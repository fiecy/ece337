==> flow/design.v <==
module controller
  (
   input wire 	    clk,
   input wire 	    n_reset,
   input wire 	    dr,
   input wire 	    lc,
   input wire 	    overflow,
   output reg 	    cnt_up,
   output reg 	    clear,
   output wire 	    modwait,
   output reg [2:0] op,
   output reg [3:0] src1,
   output reg [3:0] src2,
   output reg [3:0] dest,
   output reg 	    err
);
   typedef enum bit [4:0] {idle, eidle, load1, load2, load3, load4, pause1, pause2, pause3, pause4, store, zero, sort1, sort2, sort3, sort4, mul1, mul2, mul3, mul4, add1, add2, sub1, sub2} stateType;
   stateType 	  state;
   stateType      next_state;
   reg 		mw;
   reg 		next_mw;
   always_ff @ (posedge clk, negedge n_reset)
     begin
	if (n_reset == 0)
	  begin
	     state <= idle;
	     mw <= 0;
	  end
	else
	  begin
	     state <= next_state;
	     mw <= next_mw;
	  end
     end
   always_comb
     begin
	next_state = state;
	cnt_up = 0;
	clear = 0;
	op = 0;
	src1 = 0;
	src2 = 0;
	dest = 0;
	err = 0;
	next_mw = 0;
	case(state)
	  idle:
	    begin
	       clear = 1;
	       if(1 == lc)
		 begin
		    next_state = load1;
		    next_mw = 1;
		 end
	       else if (1 == dr)
		 begin
		    next_state = store;
		    next_mw = 1;
		 end
	       else
		 next_state = idle;
	    end  
	  load1:
	    begin
	       next_state = pause1;
	       next_mw = 0;
	       op = 3'b011;
	       clear = 1;
	       dest = 6;
	    end
	  pause1:
	    begin
	       if (1 == lc)
		 begin
		    next_state = load2;
		    next_mw = 1;
		 end
	       else
		 begin
		    next_state = pause1;
		 end
	    end
	  load2:
	    begin
	       next_state = pause2;
	       next_mw = 0;
	       op = 3'b011;
	       dest = 7;
	    end
	  pause2:
	    begin
	       if (1 == lc)
		 begin
		    next_state = load3;
		    next_mw = 1;
		 end
	       else
		 begin
		    next_state = pause2;
		 end
	    end
	  load3:
	    begin
	       next_state = pause3;
	       next_mw = 0;
	       op = 3'b011;
	       dest = 8;
	    end
	  pause3:
	    begin
	       if (1 == lc)
		 begin
		    next_state = load4;
		    next_mw = 1;
		 end
	       else
		 begin
		    next_state = pause3;
		 end
	    end
 	  load4:
	    begin
	       next_state = idle;
	       op = 3'b011;
	       dest = 9;
	    end  
	  store:
	    begin
	       if (0 == dr)
		 begin
		    next_state = eidle;
		    next_mw = 1;
		 end
	       else
		 begin
		    next_state = zero;
		    next_mw = 0;
		 end
	       op = 3'b010;
	       dest = 5;
	    end	  
	  zero:
	    begin
	       next_state = sort1;
	       next_mw = 1;
	       op = 3'b101;
	    end
	  sort1:
	    begin
	       next_state = sort2;
	       next_mw = 1;
	       op = 3'b001;
	       src1 = 2;
	       dest = 1;
	    end
	  sort2:
	    begin
	       next_state = sort3;
	       next_mw = 1;
	       op = 3'b001;
	       src1 = 3;
	       dest = 2;
	    end	 
	  sort3:
	    begin
	       next_state = sort4;
	       next_mw = 1;
	       op = 3'b001;
	       src1 = 4;
	       dest = 3;
	    end	 
	  sort4:
	    begin
	       next_state = mul1;
	       next_mw = 1;
	       op = 3'b001;
	       src1 = 5;
	       dest = 4;
	    end  
	  mul1:
	    begin
	       next_state = sub1;
	       next_mw = 1;
	       op = 3'b110;
	       src1 = 1;
	       src2 = 6;
	       dest = 10;
	    end
	  sub1:
	    begin
	       if (1 == overflow)
		 begin
		    next_state = eidle;
		    next_mw = 0;
		 end
	       else
		 begin
		    next_state = mul2;
		    next_mw = 1;
		 end
	       op = 3'b101;
	       src2 = 10;
	       dest = 0;
	    end  
	  mul2:
	    begin
	       next_state = add1;
	       next_mw = 1;
	       op = 3'b110;
	       src1 = 2;
	       src2 = 7;
	       dest = 10;
	    end
	  add1:
	    begin
	       if (1 == overflow)
		 begin
		    next_state = eidle;
		    next_mw = 0;
		 end
	       else
		 begin
		    next_state = mul3;
		    next_mw = 1;
		 end
	       op = 3'b100;
	       src2 = 10;
	       dest = 0;
	    end
	  mul3:
	    begin
	       next_state = sub2;
	       next_mw = 1;
	       op = 3'b110;
	       src1 = 3;
	       src2 = 8;
	       dest = 10;
	    end	  
	  sub2:
	    begin
	       if (1 == overflow)
		 begin
		    next_state = eidle;
		    next_mw = 0;
		 end
	       else
		 begin
		    next_state = mul4;
		    next_mw = 1;
		 end
	       op = 3'b101;
	       src2 = 10;
	       dest = 0; 
	    end  
	  mul4:
	    begin
	       next_state = add2;
	       next_mw = 1;
	       op = 3'b110;
	       src1 = 4;
	       src2 = 9;
	       dest = 10;
	    end	
	  add2:
	    begin
	       if (1 == overflow)
		 begin
		    next_state = eidle;
		    next_mw = 0;
		 end
	       else
		 begin
		    next_state = idle;
		    next_mw = 1;
		    cnt_up = 1;
		 end
	       op = 3'b100;
	       src2 = 10;
	       dest = 0;
	    end
	  eidle:
	    begin
	       err = 1;
	       if(1 == dr)
		 next_state = store;
	       else
		 next_state = eidle;
	    end
	endcase	
   end
   assign modwait = mw; 
endmodule  
; From RTL to reports: controller
; Tool output for the design above, in the order of the flow.
; Line numbers count from 1 in the design file above.
; Operators: Yosys type, input widths -> output width; for muxes data width and select width s.
; Library cell names are shortened.
; Not given: -
[design]
top = controller
clk_port = clk
cell_library = sky130hd
pvt_corner = tt_025C_1v80

; Word-level counts
; Counts by Yosys on the flattened word-level netlist (proc, flatten, opt, wreduce; memories kept). Register bits leave out memories and registers merged into their read ports (data or address). Print and check cells are left out. Cells with the same type and inputs are merged into one.
[op_classes]
reduce_and_logical = 14
n_shift = 0
equal = 22
mul = 0
addsub = 0
cmp = 0
bitwise = 0
div_mod_pow = 0
muxes = 25
[op_table]
columns = operator, count
row1 = $pmux 5 s23, 1
row2 = $eq 5x5->1 const B, 8
row3 = $pmux 4 s10, 1
row4 = $eq 5x4->1 const B, 7
row5 = $reduce_bool 23->1, 1
row6 = $eq 5x3->1 const B, 4
row7 = $pmux 4 s5, 1
row8 = $mux 4, 5
row9 = $pmux 3 s6, 1
row10 = $reduce_or 4->1, 4
row11 = $pmux 3 s5, 1
row12 = $mux 5, 3
row13 = $reduce_or 2->1, 5
row14 = $eq 5x2->1 const B, 2
row15 = $reduce_or 9->1, 1
row16 = $mux 1, 9
row17 = $reduce_or 3->1, 2
row18 = $eq 5x1->1 const B, 1
row19 = $logic_not 5->1, 1
row20 = $pmux 1 s5, 1
row21 = $mux 3, 1
row22 = $mux 2, 1
[bits]
clocked_rd_ports_x_width = 0
inputBits = 5
out_inout_bits = 19
mem_bits_rw = 0
memories = 0
mem_bits_ro = 0
latchBits = 0
register_bits = 6

; Depth
; Longest topological path by Yosys (ltp), each cell counted once; first at word level (registers and memories cut), then after technology mapping (sequential cells cut; the memories' decode and read muxes count).
[depth]
depth_word = 3
ABC_AREA = 0
ltp_mapped = 3
ltp_nobuf = 3

; Netlist
; Source: synth_stat.txt of the flow (Yosys; design flattened, memories mapped). It holds for the ABC_AREA given above (unset counts as 0); a run with the other value may have another netlist.
[types]
columns = cell_type, count
row1 = dfrtp_1, 23
row2 = or4_1, 5
row3 = nor2b_1, 5
row4 = dfstp_2, 1
row5 = and2_1, 4
row6 = a21o_1, 3
row7 = nor2_1, 6
row8 = nor3_1, 4
row9 = nand2_1, 5
row10 = or3_1, 3
row11 = inv_1, 4
row12 = nor4_2, 1
row13 = o22ai_1, 2
row14 = or2_2, 2
row15 = or4_4, 1
row16 = nand3_1, 2
row17 = o21ai_0, 2
row18 = a211o_1, 1
; Other cell types: 5; their cells: 5.
[synth_totals]
area_um2 = 919.6
cells = 79
ffs = 24
seq_area_um2 = 601.8
n_buf = 1

; Path before layout
; Path of least setup slack by OpenSTA after synthesis, without wires, with an ideal clock, recovery checks aside; 20% of the period is set as input and as output delay. Where synthesis merged equal registers, the netlist keeps one of their names.
[synth_timing]
path_kind = register -> output
startpoint = register state
endpoint = output port op[1]
clock_period_ps = 2190
path_delay_ps = 1322
slack_ps = 430
t_arrival_ps = 1322
output_delay_ps = 438
launch_ps = 0
path_buffers = 0
t_required_ps = 1752
stages = 3
period_less_setup_slack_ps = 1760
; "path_delay_ps" = arrival - input delay + setup time.
; At an output port there is no setup time.
; "stages" counts driving pins, that of a launching flip-flop among them; a cell with two outputs on the path counts twice.
; "period_less_setup_slack_ps" = period - worst setup slack (recovery checks aside). The figure is calculated, with input and output delays left at 20% of the set period.
; Where an end lacks its bit number, it is one bit of the signal, or one of the new flip-flops if synthesis recoded a state register.
; The rows between start and end are the longest chain of elaborated cells between them; the timing report does not say that the signal goes this way. Where chains are equally long, one stands for them.
; A line is the first line of the expression or statement that the cell stems from. Yosys adds cells for indexed reads and writes and turns some case tables into memories.
[synth_via]
cell_sequence = dfrtp_1 > or4_4 > or3_1
elab_chain_len = 3
cone_cells = 24
cone_classes = eq/ne: 18; mux: 1; reduce/logical: 5
[synth_rtl]
columns = item, line_no
row1 = start: declaration, 18  ; stateType state;
row2 = start: assignment, 26  ; state <= idle;
row3 = start: assignment, 31  ; state <= next_state;
row4 = $eq 5x5->1, 46  ; case(state)
row5 = $reduce_or 2->1, -
row6 = $pmux 3 s6, 46
row7 = end: declaration, 11  ; output reg [2:0] op,

; Timing after layout
; From the final timing report of flow run 1: the path of least setup slack in the routed layout; clock arrival at registers is part of the times.
; The path's times are printed in steps of 10 ps; the period is the one set.
[layout_timing]
path_kind = register -> output
startpoint = register state
endpoint = output port op[1]
path_buffers = 1
launch_ps = 310
t_arrival_ps = 1770
t_required_ps = 1100
clock_period_ps = 1370
stages = 4
slack_ps = -680
output_delay_ps = 270
; Where an end lacks its bit number, it is one bit of the signal, or one of the new flip-flops if synthesis recoded a state register.
; The rows between start and end are the longest chain of elaborated cells between them; the timing report does not say that the signal goes this way. Where chains are equally long, one stands for them.
[layout_via]
cell_sequence = dfrtp_1 > or4_4 > or3_4 > buf_6
elab_chain_len = 3
cone_cells = 24
cone_classes = eq/ne: 18; mux: 1; reduce/logical: 5
[layout_rtl]
columns = item, line_no
row1 = start: declaration, 18  ; stateType state;
row2 = start: assignment, 26  ; state <= idle;
row3 = start: assignment, 31  ; state <= next_state;
row4 = $eq 5x5->1, 46  ; case(state)
row5 = $reduce_or 2->1, -
row6 = $pmux 3 s6, 46
row7 = end: declaration, 11  ; output reg [2:0] op,

Wiki page: controller / flow data

Record of 2 stored runs of the RTL-to-layout flow on controller, platform sky130hd. The runs are unordered. Constraints: input delay and output delay 20% of the set period each, output load 0.01 pF.
"achievedPeriod_ps" is the run's clock period less its worst setup slack. It is reckoned from that one timing run; input and output delays stay at 20% of the period that was set.
"worst_setup_path_time_ps" is the time allowed to the run's worst setup path (the clock period less input and output delay, where it has them) less its slack. Clock arrival times count: a late capture clock shortens it, a late launch clock lengthens it.
By "power_mw" is meant OpenSTA's value without simulated activity: inputs other than the clock are taken to toggle once in ten clock periods, and the tool carries that through the logic.
"worst_setup_path_time_ps" is given in steps of 10 ps.

# flow run 1
==> flow/run.sh <==
#!/bin/bash
# the make line also repeats the synthesis and layout settings of config.mk as NAME=value (left out here)
make -C /OpenROAD-flow-scripts/flow DESIGN_CONFIG=/design/flow/config.mk WORK_HOME=/design/flow/orfs CLKGATE_MAP_FILE= finish
==> flow/config.mk <==
export PLATFORM = sky130hd
export DESIGN_NAME = controller
export DESIGN_NICKNAME = controller
export VERILOG_FILES = /design/flow/design.v
export SDC_FILE = /design/flow/constraint.sdc
export NUM_CORES = 4
export LEC_CHECK = 0
export CAP_MARGIN = 20
export CELL_PAD_IN_SITES_GLOBAL_PLACEMENT = 3
export CORE_MARGIN = 5
export CORE_UTILIZATION = 31
export GPL_ROUTABILITY_DRIVEN = 0
export MIN_ROUTING_LAYER = met1
export SETUP_SLACK_MARGIN = 0.02
export SLEW_MARGIN = 20
==> flow/constraint.sdc <==
create_clock -name core_clock -period 1.37 [get_ports {clk}]
set_input_delay 0.2740 -clock core_clock [delete_from_list [all_inputs] [get_ports {clk}]]
set_output_delay 0.2740 -clock core_clock [all_outputs]
set_load 0.01 [all_outputs]

==> flow run 1: results <==
worst_setup_path_time_ps=1770
critical_path_type="register -> output"
die_footprint_um2=4155.7
achievedPeriod_ps=2045
synth_chip_area_um2=919.6
power_mw=1.567
post_route_util_pct=57.4
setup_ws_ps=-675
finalCellArea_um2=1609.0
fin_tns_ps=-6399

# flow run 2
==> flow/run.sh <==
#!/bin/bash
# the make line also repeats the synthesis and layout settings of config.mk as NAME=value (left out here)
make -C /OpenROAD-flow-scripts/flow DESIGN_CONFIG=/design/flow/config.mk WORK_HOME=/design/flow/orfs CLKGATE_MAP_FILE= finish
==> flow/config.mk <==
export PLATFORM = sky130hd
export DESIGN_NAME = controller
export DESIGN_NICKNAME = controller
export VERILOG_FILES = /design/flow/design.v
export SDC_FILE = /design/flow/constraint.sdc
export NUM_CORES = 4
export LEC_CHECK = 0
export ABC_AREA = 1
export CAP_MARGIN = 20
export CELL_PAD_IN_SITES_GLOBAL_PLACEMENT = 1
export CORE_ASPECT_RATIO = 1.01
export CORE_MARGIN = 2
export CORE_UTILIZATION = 24
export CTS_CLUSTER_SIZE = 20
export MAX_ROUTING_LAYER = met4
export PLACE_DENSITY_LB_ADDON = 0.14
export SLEW_MARGIN = 20
export TNS_END_PERCENT = 40
==> flow/constraint.sdc <==
create_clock -name core_clock -period 1.99 [get_ports {clk}]
set_input_delay 0.3980 -clock core_clock [delete_from_list [all_inputs] [get_ports {clk}]]
set_output_delay 0.3980 -clock core_clock [all_outputs]
set_load 0.01 [all_outputs]

==> flow run 2: results <==
post_route_util_pct=33.9
die_footprint_um2=4636.8
worst_setup_path_time_ps=1510
critical_path_type="register -> output"
setup_ws_ps=83
achievedPeriod_ps=1907
power_mw=1.197
synth_chip_area_um2=985.9
finalCellArea_um2=1336.3
fin_tns_ps=0
