==> flow/design.v <==
`timescale 1ns / 100 ps
module flex_counter
#(
	parameter NUM_CNT_BITS = 4
)
(
	input 			      clk,
	input 			      n_rst,
	input 			      clear, 
	input 			      count_enable,
	input [NUM_CNT_BITS-1:0]      rollover_val,
	output reg [NUM_CNT_BITS-1:0] count_out,
	output 			      rollover_flag
);
        reg 			  r_flag;
        reg        [NUM_CNT_BITS-1:0] c_out;
        reg        [NUM_CNT_BITS-1:0] c_out_next;
  	reg			  r_flag_next;
   always_ff @ (posedge clk, negedge n_rst)
     begin
	if (n_rst == 0)
	  begin
	     c_out <= '0;
	     r_flag <= '0;
	  end
	else
 	  begin
	     c_out <= c_out_next;
	     r_flag <= r_flag_next;
          end
     end
   always_comb
     begin
	if (clear == 1)
	  begin
	     c_out_next = '0;
	  end
	else if (count_enable == 0)
	  c_out_next = count_out;
        else if (count_out < rollover_val)
	  c_out_next = count_out + 1;
	else 
	  c_out_next = 1;
	if (clear == 1)
	  r_flag_next = 0;
	else if (c_out_next == rollover_val)
	  r_flag_next = 1;
	else
	  r_flag_next = 0;
     end 
   assign rollover_flag = r_flag;
   assign count_out = c_out;
  endmodule
module timer
  (
   input clk,
   input n_rst,
   input enable_timer,
   output shift_strobe,
   output packet_done
   );
   reg 	  temp;
   always_ff @ (posedge clk, negedge n_rst)
     begin
	if (0 == n_rst)
	  temp <= 0;
	else
	  temp <= enable_timer;
     end
   flex_counter  x10 (.clk(clk), .n_rst(n_rst), .count_enable(temp), .clear(packet_done), .rollover_val(4'b1010), .rollover_flag(shift_strobe));   
   flex_counter  count9 (.clk(clk), .n_rst(n_rst), .count_enable(shift_strobe), .clear(packet_done), .rollover_val(4'b1001), .rollover_flag(packet_done));   
endmodule
# --- From RTL to reports: timer ---
# The steps from the RTL of timer to its reports follow in flow order.
# Lines are those of the file above, counted from 1.
# Operators: Yosys type, input widths -> output width; for muxes data width and select width s.
# Library cell names are shortened.
inputs:
  design: "timer"
  clock_port: "clk"
  cell_library: "sky130hd"
  pvt_corner: "tt_025C_1v80"

# --- After elaboration ---
# Source: Yosys, flattened and elaborated, memories not mapped. Widths are those after wreduce; folded enables and synchronous resets count as part of the registers. Registers that Yosys merges into a memory's read port (data or address) are not register bits. Print and check cells do not count. Equal cells are merged and count once.
bits:
  mem_bits_ro: 0
  mem_count: 0
  clocked_rd_ports_x_width: 0
  latchBits: 0
  regBits: 11
  mem_bits_rw: 0
  out_inout_bits: 2
op_classes:
  n_mul: 0
  cmp: 2
  n_div: 0
  n_mux: 10
  n_logic: 0
  reduce_and_logical: 0
  addsub: 2
  n_shift: 0
  eq_ne: 2
ops:
  columns: ["op", "count"]
  rows:
  - ["$mux 4", 6]
  - ["$add 4x1->4 const B", 2]
  - ["$lt 4x4->1 const B", 2]
  - ["$eq 4x4->1 const B", 2]
  - ["$mux 1", 4]

# --- Logic depth ---
# Depth = most cells in a row (Yosys ltp): at word level without a register or memory, in the mapped netlist without a sequential cell, where the memories' decode and read muxes count.
logic_depth:
  depth_word: 7
  abc_area: 0
  ltp_mapped: 6

# --- Netlist ---
# Yosys stat after the flow's synthesis: flattened, memories mapped to cells. It holds for the ABC_AREA given above (unset counts as 0); a run with the other value may have another netlist.
# The area totals of this step are shown rounded.
mapped:
  buf_cells: 2
  cells: 53
  yosys_area_um2: 570
  ff_cells: 11
  seq_area_um2: 280
types:
  columns: ["type", "count", "area_total_um2"]
  rows:
  - ["dfrtp_1", 11, 275.264]
  - ["ha_1", 3, 37.536]
  - ["nor4b_4", 1, 23.773]
  - ["nor2_1", 5, 18.768]
  - ["a21oi_1", 3, 15.014]
  - ["o21ai_0", 3, 15.014]
  - ["nand2b_4", 1, 13.763]
  - ["a31oi_1", 2, 12.512]
  - ["nor2_2", 2, 12.512]
  - ["nand2_1", 3, 11.261]
  - ["o2111a_1", 1, 11.261]
  - ["and4b_1", 1, 10.01]
  - ["clkbuf_2", 2, 10.01]
  - ["mux2i_1", 1, 10.01]
  - ["nor3_1", 2, 10.01]
  - ["a31o_2", 1, 8.758]
  - ["and2b_2", 1, 8.758]
  - ["xnor2_1", 1, 8.758]
# Other cell types: 8; their cells: 9.
# The figures by module come from a second, unflattened synthesis with its own total; it is not the netlist above.
hier_totals:
  cells_unflattened: 143
  hier_area_um2: 1100
# Each row is one instance without its submodules.
modules:
  columns: ["module", "n_inst", "area_um2", "n_cells"]
  rows:
  - ["flex_counter", 2, 550, 70]
  - ["timer", 1, 33, 3]

# --- Worst setup path after synthesis ---
# Path of least setup slack by OpenSTA after synthesis, without wires, with an ideal clock, recovery checks aside; 20% of the period is set as input and as output delay. Where synthesis merged equal registers, the netlist keeps one of their names.
synth_timing:
  kind: "reg2reg"
  startpoint: "register count9.c_out[0]"
  endpoint: "register count9.r_flag"
  t_first_pin_ns: 0.000
  arrival_time_ns: 1.212
  setup_slack_ns: 0.681
  delay_ns: 1.279
  n_path_buf: 0
  path_stages: 7
  tclk_ns: 1.96
  synth_period_reached_ns: 1.279
# "delay_ns" = arrival - input delay + setup time.
# "path_stages": output pins that drive a net of the path, with the launching flip-flop's if there is one; two outputs of one cell count as two.
# "synth_period_reached_ns" is the clock period less the worst setup slack; recovery checks do not enter. This is arithmetic on one report: input and output delays are still those of the set period (20% each).
# Between the ends stands the longest chain of elaborated cells between them, by number of cells; it is not shown to be the way that was timed. Of several equally long chains one is given.
# A line is the first line of the expression or statement that the cell stems from. Yosys adds cells for indexed reads and writes and turns some case tables into memories.
synth_via:
  cell_sequence: "dfrtp_1 > inv_1 > ha_1 > nand2b_4 > a31o_2 > nor2_2 > o2111a_1"
  elab_chain_cells: 7
  cells_between: 8
  lines_between: 6
  classes_between: "1 x add/sub; 1 x compare; 1 x eq/ne; 5 x mux"
synth_rtl:
  columns: ["item", "line_no", "text"]
  rows:
  - ["from (decl)", 16, "reg        [NUM_CNT_BITS-1:0] c_out;"]
  - ["from (assign)", 23, "c_out <= '0;"]
  - ["from (assign)", 28, "c_out <= c_out_next;"]
  - ["$add 4x1->4", 41, "c_out_next = count_out + 1;"]
  - ["$mux 4", 40, "else if (count_out < rollover_val)"]
  - ["$mux 4", 38, "else if (count_enable == 0)"]
  - ["$mux 4", 34, "if (clear == 1)"]
  - ["$eq 4x4->1", 46, "else if (c_out_next == rollover_val)"]
  - ["$mux 1", 46, null]
  - ["$mux 1", 44, "if (clear == 1)"]
  - ["to (assign)", 24, "r_flag <= '0;"]
  - ["to (assign)", 29, "r_flag <= r_flag_next;"]
  - ["to (decl)", 15, "reg r_flag;"]
# Some nets on the timed path still bear RTL names; the line given drives or declares the net.
synth_named_nets:
  columns: ["signal", "line_no"]
  rows:
  - ["count9.c_out_next[3]", 34]

# --- Worst path after layout ---
# From the final timing report of run 1: the path of least setup slack in the routed layout; clock arrival at registers is part of the times.
layout_timing:
  kind: "reg2out"
  startpoint: "register count9.r_flag"
  endpoint: "output packet_done"
  t_first_pin_ns: 0.26
  tclk_ns: 2.58
  n_path_buf: 1
  arrival_time_ns: 1.38
  path_stages: 2
  setup_slack_ns: 0.69
layout_via:
  cell_sequence: "dfrtp_1 > clkdlybuf4s50_1"
  elab_chain_cells: 0
  cells_between: 0
  lines_between: 0
layout_rtl:
  columns: ["item", "line_no", "text"]
  rows:
  - ["from (decl)", 15, "reg r_flag;"]
  - ["from (assign)", 24, "r_flag <= '0;"]
  - ["from (assign)", 29, "r_flag <= r_flag_next;"]
  - ["to (decl)", 60, "output packet_done"]

# 2 stored runs of timer in the flow (synthesis by Yosys, layout by OpenROAD, sky130hd cells), in arbitrary order. Constraints: input delay and output delay 20% of the set period each, output load 0.01 pF.
# "achieved_clock_period_ns" = clock period - worst setup slack. The figure is calculated, with input and output delays left at 20% of the set period.
# "critical_path_time_ns" is the time allowed to the run's worst setup path (the clock period less input and output delay, where it has them) less its slack. Clock arrival times count: a late capture clock shortens it, a late launch clock lengthens it.
# "design_power_uw" is the tool's figure for a default switching activity; nothing was simulated.
# The measured numbers are rounded.
runs:
  - name: "run 1"
    settings:
      period_ns: 2.58
      CORE_UTILIZATION: 39
      PLACE_DENSITY_LB_ADDON: 0.14
      CORE_MARGIN: 7
      CELL_PAD_IN_SITES_DETAIL_PLACEMENT: 2
      CTS_CLUSTER_SIZE: 51
      CAP_MARGIN: 35
      MIN_ROUTING_LAYER: "met1"
      SLEW_MARGIN: 20
    results:
      critical_path_time_ns: 1.38
      worst_path_kind: "reg2out"
      die_footprint_um2: 2700
      fin_util_pct: 48
      achieved_clock_period_ns: 1.893
      total_negative_slack_ns: 0.000
      synthArea_um2: 570
      ws_setup_ns: 0.69
      design_power_uw: 610
      stdcell_area_um2: 640
  - name: "run 2"
    settings:
      period_ns: 2.67
      CORE_UTILIZATION: 23
      SETUP_SLACK_MARGIN: 0.29
      PLACE_DENSITY_LB_ADDON: 0.12
      CELL_PAD_IN_SITES_GLOBAL_PLACEMENT: 2
      CELL_PAD_IN_SITES_DETAIL_PLACEMENT: 1
      GPL_ROUTABILITY_DRIVEN: 1
      CAP_MARGIN: 25
      SLEW_MARGIN: 30
      MIN_ROUTING_LAYER: "met1"
      CORE_MARGIN: 2
    results:
      critical_path_time_ns: 1.38
      worst_path_kind: "reg2out"
      design_power_uw: 580
      ws_setup_ns: 0.75
      fin_util_pct: 28
      die_footprint_um2: 2900
      synthArea_um2: 570
      achieved_clock_period_ns: 1.917
      stdcell_area_um2: 660
      total_negative_slack_ns: 0.000
